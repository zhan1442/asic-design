==> flow/design.v <==
module flex_counter
#(
	NUM_CNT_BITS = 4
)
(
	input wire clk, n_rst, clear, count_enable,
	input wire [NUM_CNT_BITS-1:0] rollover_val,
	output reg [NUM_CNT_BITS-1:0] count_out,
	output reg rollover_flag
);
	reg [NUM_CNT_BITS-1:0] count_next;
	reg next_flag;	
	always_ff @ (posedge clk, negedge n_rst)
	begin 
		if (n_rst == 0) begin
			count_out <= '0;
			rollover_flag <= '0;	
		end
		else begin
			count_out <= count_next;
			rollover_flag <= next_flag;  
		end		
	end
	always_comb
	begin	
		if (clear == 1) begin
			count_next = '0;
			next_flag = '0;
		end
		else begin
			if (count_enable == 0) begin
				count_next = count_out;
				next_flag = rollover_flag;
			end
			else begin
				count_next = count_out + 1;
				next_flag = 1'b0;
				if (count_out == rollover_val)
					count_next = 1;	
				if (count_next == rollover_val)
					next_flag = 1'b1;	
			end
		end
	end
endmodule
module flex_pts_sr
#(
	NUM_BITS = 4,
  	SHIFT_MSB = 1
)
(
	input wire clk, n_rst, shift_enable, load_enable,
	input wire [NUM_BITS-1:0] parallel_in,
	output wire serial_out
);
	reg [NUM_BITS-1:0] curr_values;
	reg [NUM_BITS-1:0] mux_out;
	if (SHIFT_MSB == 1)
		assign serial_out = curr_values[NUM_BITS-1];
  	else
    		assign serial_out = curr_values[0];
	always_ff @ (posedge clk, negedge n_rst)
	begin
		if (n_rst == 1'b0) begin
			curr_values <= '1;
		end		
		else begin
			curr_values <= mux_out;
		end
	end
	always_comb 
	begin
		if (load_enable == 1) begin
			mux_out = parallel_in;
		end
		else begin
			if (shift_enable == 1) begin
				if (SHIFT_MSB == 1)			
					mux_out = {curr_values[NUM_BITS-2:0], 1'b1};
				else 
					mux_out = {1'b1, curr_values[NUM_BITS-1:1]}; 
			end
			else
				mux_out = curr_values;
		end
	end
endmodule
module flex_stp_sr
#(
	NUM_BITS = 4,
  	SHIFT_MSB = 1
)
(
	input wire clk, n_rst, shift_enable,serial_in,
	output reg[NUM_BITS-1:0] parallel_out	
);
	reg [NUM_BITS-1:0] next_out;	
	always_ff @ (posedge clk, negedge n_rst)
	begin
		if (n_rst == 1'b0) begin
			parallel_out <= '1;
		end		
		else begin
			parallel_out <= next_out;
		end
	end
	always_comb
	begin
		if (shift_enable == 1'b1) begin
			if (SHIFT_MSB == 1) 
				next_out = {parallel_out[NUM_BITS-2:0], serial_in};
			else
				next_out = {serial_in, parallel_out[NUM_BITS-1:1]};
			end
		else begin
			next_out = parallel_out; 	
		end
	end
endmodule
module packer
(
	input clk, n_rst,
	input code_done, last_char,
	input [63:0] code,
	input [6:0] bits,
	output reg input_enable, packet_done,
	output reg last_packet,
	output reg [7:0] compressed_data
);
	wire clear, cs_enable, load_enable, serial;
	wire [3:0] roll_val;
	wire [6:0] all_roll_val; 
	wire rollover, all_rollover;
	flex_counter 
	#(
		.NUM_CNT_BITS(7)
	)
	ALL_ROLL(
		.clk(clk),
		.n_rst(n_rst),
		.clear(clear),
		.count_enable(cs_enable),
		.rollover_val(all_roll_val),
		.count_out(),
		.rollover_flag(all_rollover)
	);
	flex_counter 
	#(
		.NUM_CNT_BITS(4)
	)
	ROLL(
		.clk(clk),
		.n_rst(n_rst),
		.clear(1'b0),
		.count_enable(cs_enable),
		.rollover_val(roll_val),
		.count_out(),
		.rollover_flag(rollover)
	);
	flex_pts_sr
	#(
		.NUM_BITS(64),
		.SHIFT_MSB(0)
	)
	PTS(
		.clk(clk),
		.n_rst(n_rst),
		.parallel_in(code),
		.shift_enable(cs_enable),
		.load_enable(load_enable),
		.serial_out(serial)
	);
	flex_stp_sr 
	#(
		.NUM_BITS(8),
		.SHIFT_MSB(0)
	)
	STP(
		.clk(clk),
		.n_rst(n_rst),
		.serial_in(serial),
		.shift_enable(cs_enable),
		.parallel_out(compressed_data)
	);
	rcu_packer RCU
	(
		.clk(clk),
		.n_rst(n_rst),
		.code_done(code_done),
		.last_char(last_char),
		.bits(bits),
		.all_rollover(all_rollover),
		.rollover(rollover),
		.load_enable(load_enable),
		.clear(clear),
		.cs_enable(cs_enable),
		.roll_val(roll_val),
		.all_roll_val(all_roll_val),
		.input_enable(input_enable),
		.last_packet(last_packet),
		.packet_done(packet_done)
	);	
endmodule
module rcu_packer
(
	input clk, n_rst,  
	input code_done, last_char,
	input [6:0] bits,
	input all_rollover,  
	input rollover,  
	output reg load_enable,  
	output reg clear,  
	output reg cs_enable,  
	output reg [3:0] roll_val,
	output reg [6:0] all_roll_val,
	output reg input_enable,  
	output reg last_packet, packet_done
);
	typedef enum logic [1:0] {WAIT,
				  SHIFT,
				  LAST}
	state_type;
	state_type state, next_state;
	reg [6:0] next_all_roll_val; 
	assign packet_done = rollover;
	assign input_enable = (state == WAIT) ? 1'b1 : 1'b0;
	assign load_enable = (state == WAIT) ? 1'b1 : 1'b0;
	assign clear = (state == WAIT) ? 1'b1 : 1'b0;
	assign cs_enable = (state == WAIT) ? 1'b0 : 1'b1;
	assign last_packet = (state == LAST) ? 1'b1 : 1'b0;
	always_ff @ (posedge clk, negedge n_rst)
	begin
	    	if(n_rst == 0) begin
			state <= WAIT;
		    	all_roll_val = 0;
		end
		else begin
			state <= next_state;
			all_roll_val = next_all_roll_val;
		end
    	end
	always_comb
    	begin
        	next_state = WAIT;
		case(state)
			WAIT: begin
				if(code_done == 1)
					next_state = SHIFT;
				else
					next_state = WAIT;
			end
			SHIFT: begin
				if(~last_char & all_rollover)
					next_state = WAIT;
				else if(last_char & all_rollover)
					next_state = LAST;
				else
					next_state = SHIFT;
			end
			LAST: begin
				if(rollover == 1)
					next_state = WAIT;
				else
					next_state = LAST;
			end
		endcase
	end
	assign roll_val = 4'b1000;
	assign next_all_roll_val = (load_enable == 1) ? bits - 1 : all_roll_val;
endmodule
Tool chain data of packer
The steps from the RTL of packer to its reports follow in flow order.
Lines are those of the file above, counted from 1.
A cell with n/a has no value.
- top: packer
- clock: clk
- cell library: sky130hd
- library corner: tt_025C_1v80

Elaborated design
Yosys after proc, flatten, opt, wreduce and memory -nomap, before mapping. Memory bits, and registers merged into a memory's read port (data or address), are not among the register bits. Print and check cells are not counted. Equal cells are merged and count once.
- noted flip-flop bits (word level): 94
- latch bits at 0
- RAM bits: 0
- ROM bits at 0
- clocked read ports x word width: 0
- noted memory cells: 0
- input port bits at 75
- output and inout bits: 11
- noted elaborated cells: 42
- $add $sub $neg at 3
- multiply operators: 0
- noted divide/modulo/power cells: 0
- $lt $le $gt $ge: 0
- eq/ne operators at 7
- noted shift operators: 0
- noted muxes and demuxes: 20
- noted bitwise logic cells: 3
- noted reductions and logical operators: 1
- operators by type and width (kind ; count):
    two-way mux 64 bit ; 2
    two-way mux 7 bit ; 5
    == test 7 bit ; 2
    == test 4 bit with constant B ; 2
    two-way mux 4 bit ; 2
    adder 7 x 1 -> 7 bit with constant B ; 1
    subtractor 7 x 1 -> 7 bit with constant B ; 1
    two-way mux 1 bit ; 7
    case mux 2 bit (select 3 bit) ; 1
    two-way mux 2 bit ; 3
    adder 4 x 1 -> 4 bit with constant B ; 1
    AND 1 bit ; 2
    == test 2 x 1 -> 1 bit with constant B ; 1
    != test 2 x 1 -> 1 bit with constant B ; 1
    == test 2 bit with constant B ; 1
    logical NOT 2 bit ; 1
    inverter 1 bit ; 1

Logic depth
Longest topological path by Yosys (ltp), each cell counted once; first at word level (registers and memories cut), then after technology mapping (sequential cells cut; the memories' decode and read muxes count).
- noted depth after elaboration: 8
- noted ABC_AREA: 0
- gate-level depth with buffers: 7
- depth with buffers taken out: 7

Synthesis result
Yosys stat after the flow's synthesis: flattened, memories mapped to cells. It holds for the ABC_AREA given above (unset counts as 0); a run with the other value may have another netlist.
The area totals of this step are shown rounded.
- cells by type (cell type ; count ; total area (sq um)):
    sky130_fd_sc_hd__dfstp_2 ; 73 ; 1918.09
    sky130_fd_sc_hd__mux2_2 ; 73 ; 822.038
    sky130_fd_sc_hd__dfrtp_1 ; 22 ; 550.528
    sky130_fd_sc_hd__xor2_1 ; 12 ; 105.101
    sky130_fd_sc_hd__xnor2_1 ; 10 ; 87.584
    sky130_fd_sc_hd__nor2_1 ; 19 ; 71.318
    sky130_fd_sc_hd__a21oi_1 ; 10 ; 50.048
    sky130_fd_sc_hd__ha_1 ; 4 ; 50.048
    sky130_fd_sc_hd__nand2_1 ; 11 ; 41.29
    sky130_fd_sc_hd__o21ai_0 ; 8 ; 40.038
    sky130_fd_sc_hd__inv_1 ; 9 ; 33.782
    sky130_fd_sc_hd__nand3_1 ; 6 ; 30.029
    sky130_fd_sc_hd__buf_1 ; 6 ; 22.522
    sky130_fd_sc_hd__nor4_4 ; 1 ; 21.27
    sky130_fd_sc_hd__nor3_2 ; 2 ; 20.019
    sky130_fd_sc_hd__o32a_1 ; 2 ; 20.019
    sky130_fd_sc_hd__buf_2 ; 3 ; 15.014
    sky130_fd_sc_hd__nor3_1 ; 3 ; 15.014
Other cell types: 14; their cells: 15.
- noted cells in the netlist: 289
- cell area after synthesis: 0.004 sq mm
- sequential part of the area: 0.0025 sq mm
- flip-flops: 95
- buffer cells at 11
By module: a second synthesis without flattening, with its own total; a netlist apart from the flattened one above.
- cell total of the unflattened synthesis: 491
- area (unflattened synthesis): 0.0051 sq mm
Rows give one instance, submodules left out.
- modules (module ; instances ; cells ; area (sq mm) ; sequential area (sq mm)):
    flex_pts_sr ; 1 ; 277 ; 0.003 ; 0.0017
    flex_counter #(NUM_CNT_BITS=7) ; 1 ; 87 ; 0.00075 ; 0.0002
    rcu_packer ; 1 ; 58 ; 0.00053 ; 0.00025
    flex_counter #(NUM_CNT_BITS=4) ; 1 ; 51 ; 0.00047 ; 0.00013
    flex_stp_sr ; 1 ; 17 ; 0.00034 ; 0.00021
    packer ; 1 ; 1 ; 0.0000038 ; 0

Path before layout
Path of least setup slack by OpenSTA after synthesis, without wires, with an ideal clock, recovery checks aside; 20% of the period is set as input and as output delay. Where synthesis merged equal registers, the netlist keeps one of their names.
- kind: register to register
- start: register RCU.state
- end: register PTS.curr_values
- period at 2.64 ns
- setup time at 0.082 ns
- time at the first pin at 0.000 ns
- noted arrival: 1.600 ns
- data required time at 2.558 ns
- noted slack: 0.958 ns
- path delay: 1.682 ns
- noted stages on the path: 5
- buffers on the path: 3
- synthesis period reached: 1.682 ns
"path delay" is the arrival time less input delay plus setup time.
"stages on the path": output pins that drive a net of the path, with the launching flip-flop's if there is one; two outputs of one cell count as two.
"synthesis period reached" = period - worst setup slack (recovery checks aside). The figure is calculated, with input and output delays left at 20% of the set period.
Where an end lacks its bit number, it is one bit of the signal, or one of the new flip-flops if synthesis recoded a state register.
- path through: sky130_fd_sc_hd__dfstp_2 > sky130_fd_sc_hd__clkbuf_1 > sky130_fd_sc_hd__buf_2 > sky130_fd_sc_hd__buf_1 > sky130_fd_sc_hd__mux2_2
- ends and longest elaborated chain, after synthesis (item ; line ; source):
    start, declared ; 223 ; state_type state, next_state;
    start, assigned ; 234 ; state <= WAIT;
    start, assigned ; 238 ; state <= next_state;
    end, assigned ; 65 ; curr_values <= '1;
    end, assigned ; 68 ; curr_values <= mux_out;
    end, declared ; 56 ; reg [NUM_BITS-1:0] curr_values;
No chain of elaborated cells between the ends is given.

Path in the finished layout
Path of least setup slack in the final report of job 2 (OpenROAD, finished layout, wires in). Where an end is a register, its clock arrival counts in the times.
- kind: register to output
- start: register STP.parallel_out[1]
- end: output port compressed_data[1]
- period at 3.0 ns
- noted external output delay: 0.60 ns
- time at the first pin at 0.35 ns
- noted arrival: 1.47 ns
- data required time at 2.40 ns
- noted slack: 0.93 ns
- noted stages on the path: 2
- buffers on the path: 1
- path through: sky130_fd_sc_hd__dfstp_2 > sky130_fd_sc_hd__clkdlybuf4s50_1
- cells in the longest elaborated chain: 0
- noted elaborated cells on any way between the ends: 0
- RTL lines with such cells at 0
- ends and longest elaborated chain, after layout (item ; line ; source):
    start, declared ; 95 ; output reg[NUM_BITS-1:0] parallel_out
    start, assigned ; 101 ; parallel_out <= '1;
    start, assigned ; 104 ; parallel_out <= next_out;
    end, declared ; 128 ; output reg [7:0] compressed_data

--- measured runs ---
2 stored runs of packer in the flow (synthesis by Yosys, layout by OpenROAD, sky130hd cells), in arbitrary order. Constraints: input delay and output delay 20% of the set period each, output load 0.01 pF.
By "worst setup path time" is meant the share of the clock period that the worst setup path is allowed (20% is reserved at inputs, 20% at outputs), minus its slack. Clock arrival times at its registers enter into it.
"power" rests on the timing tool's default activity at the inputs, not on a simulated workload.
Values from the reports are rounded here.

Job 1

==> flow/run.sh <==
#!/bin/bash
# the make line also repeats the synthesis and layout settings of config.mk as NAME=value (left out here)
make -C /OpenROAD-flow-scripts/flow DESIGN_CONFIG=/design/flow/config.mk WORK_HOME=/design/flow/orfs CLKGATE_MAP_FILE= finish
==> flow/config.mk <==
export PLATFORM = sky130hd
export DESIGN_NAME = packer
export DESIGN_NICKNAME = packer
export VERILOG_FILES = /design/flow/design.v
export SDC_FILE = /design/flow/constraint.sdc
export NUM_CORES = 4
export LEC_CHECK = 0
export ABC_AREA = 0
export CAP_MARGIN = 35
export CELL_PAD_IN_SITES_GLOBAL_PLACEMENT = 2
export CORE_ASPECT_RATIO = 0.65
export CORE_MARGIN = 2
export CORE_UTILIZATION = 52
export CTS_CLUSTER_DIAMETER = 135
export CTS_CLUSTER_SIZE = 70
export GPL_TIMING_DRIVEN = 1
export PLACE_DENSITY_LB_ADDON = 0.11
export SETUP_SLACK_MARGIN = 0.46
export SLEW_MARGIN = 25
==> flow/constraint.sdc <==
create_clock -name core_clock -period 2.46 [get_ports {clk}]
set_input_delay 0.4920 -clock core_clock [delete_from_list [all_inputs] [get_ports {clk}]]
set_output_delay 0.4920 -clock core_clock [all_outputs]
set_load 0.01 [all_outputs]

Job 1: no final report: placement broke off with FLW-0024.

Job 2

==> flow/run.sh <==
#!/bin/bash
# the make line also repeats the synthesis and layout settings of config.mk as NAME=value (left out here)
make -C /OpenROAD-flow-scripts/flow DESIGN_CONFIG=/design/flow/config.mk WORK_HOME=/design/flow/orfs CLKGATE_MAP_FILE= finish
==> flow/config.mk <==
export PLATFORM = sky130hd
export DESIGN_NAME = packer
export DESIGN_NICKNAME = packer
export VERILOG_FILES = /design/flow/design.v
export SDC_FILE = /design/flow/constraint.sdc
export NUM_CORES = 4
export LEC_CHECK = 0
export ABC_AREA = 0
export CAP_MARGIN = 10
export CELL_PAD_IN_SITES_DETAIL_PLACEMENT = 1
export CELL_PAD_IN_SITES_GLOBAL_PLACEMENT = 1
export CORE_ASPECT_RATIO = 1.23
export CORE_MARGIN = 5
export CORE_UTILIZATION = 48
export CTS_CLUSTER_DIAMETER = 115
export GPL_ROUTABILITY_DRIVEN = 1
export GPL_TIMING_DRIVEN = 0
export MAX_ROUTING_LAYER = met5
export MIN_ROUTING_LAYER = met1
export PLACE_DENSITY_LB_ADDON = 0.24
export SETUP_SLACK_MARGIN = -0.19
export SLEW_MARGIN = 20
==> flow/constraint.sdc <==
create_clock -name core_clock -period 3.0 [get_ports {clk}]
set_input_delay 0.6000 -clock core_clock [delete_from_list [all_inputs] [get_ports {clk}]]
set_output_delay 0.6000 -clock core_clock [all_outputs]
set_load 0.01 [all_outputs]

Measured in job 2:
- noted the cell area after synthesis: 0.004 sq mm
- die footprint: 0.01 sq mm
- noted the standard-cell area after layout: 0.0052 sq mm
- worst slack on setup checks at 0.93 ns
- noted the worst-case hold slack: 0.52 ns
- power: 0.005 W
- noted the worst setup path time: 1.47 ns
- critical path type: register to output
--- end ---
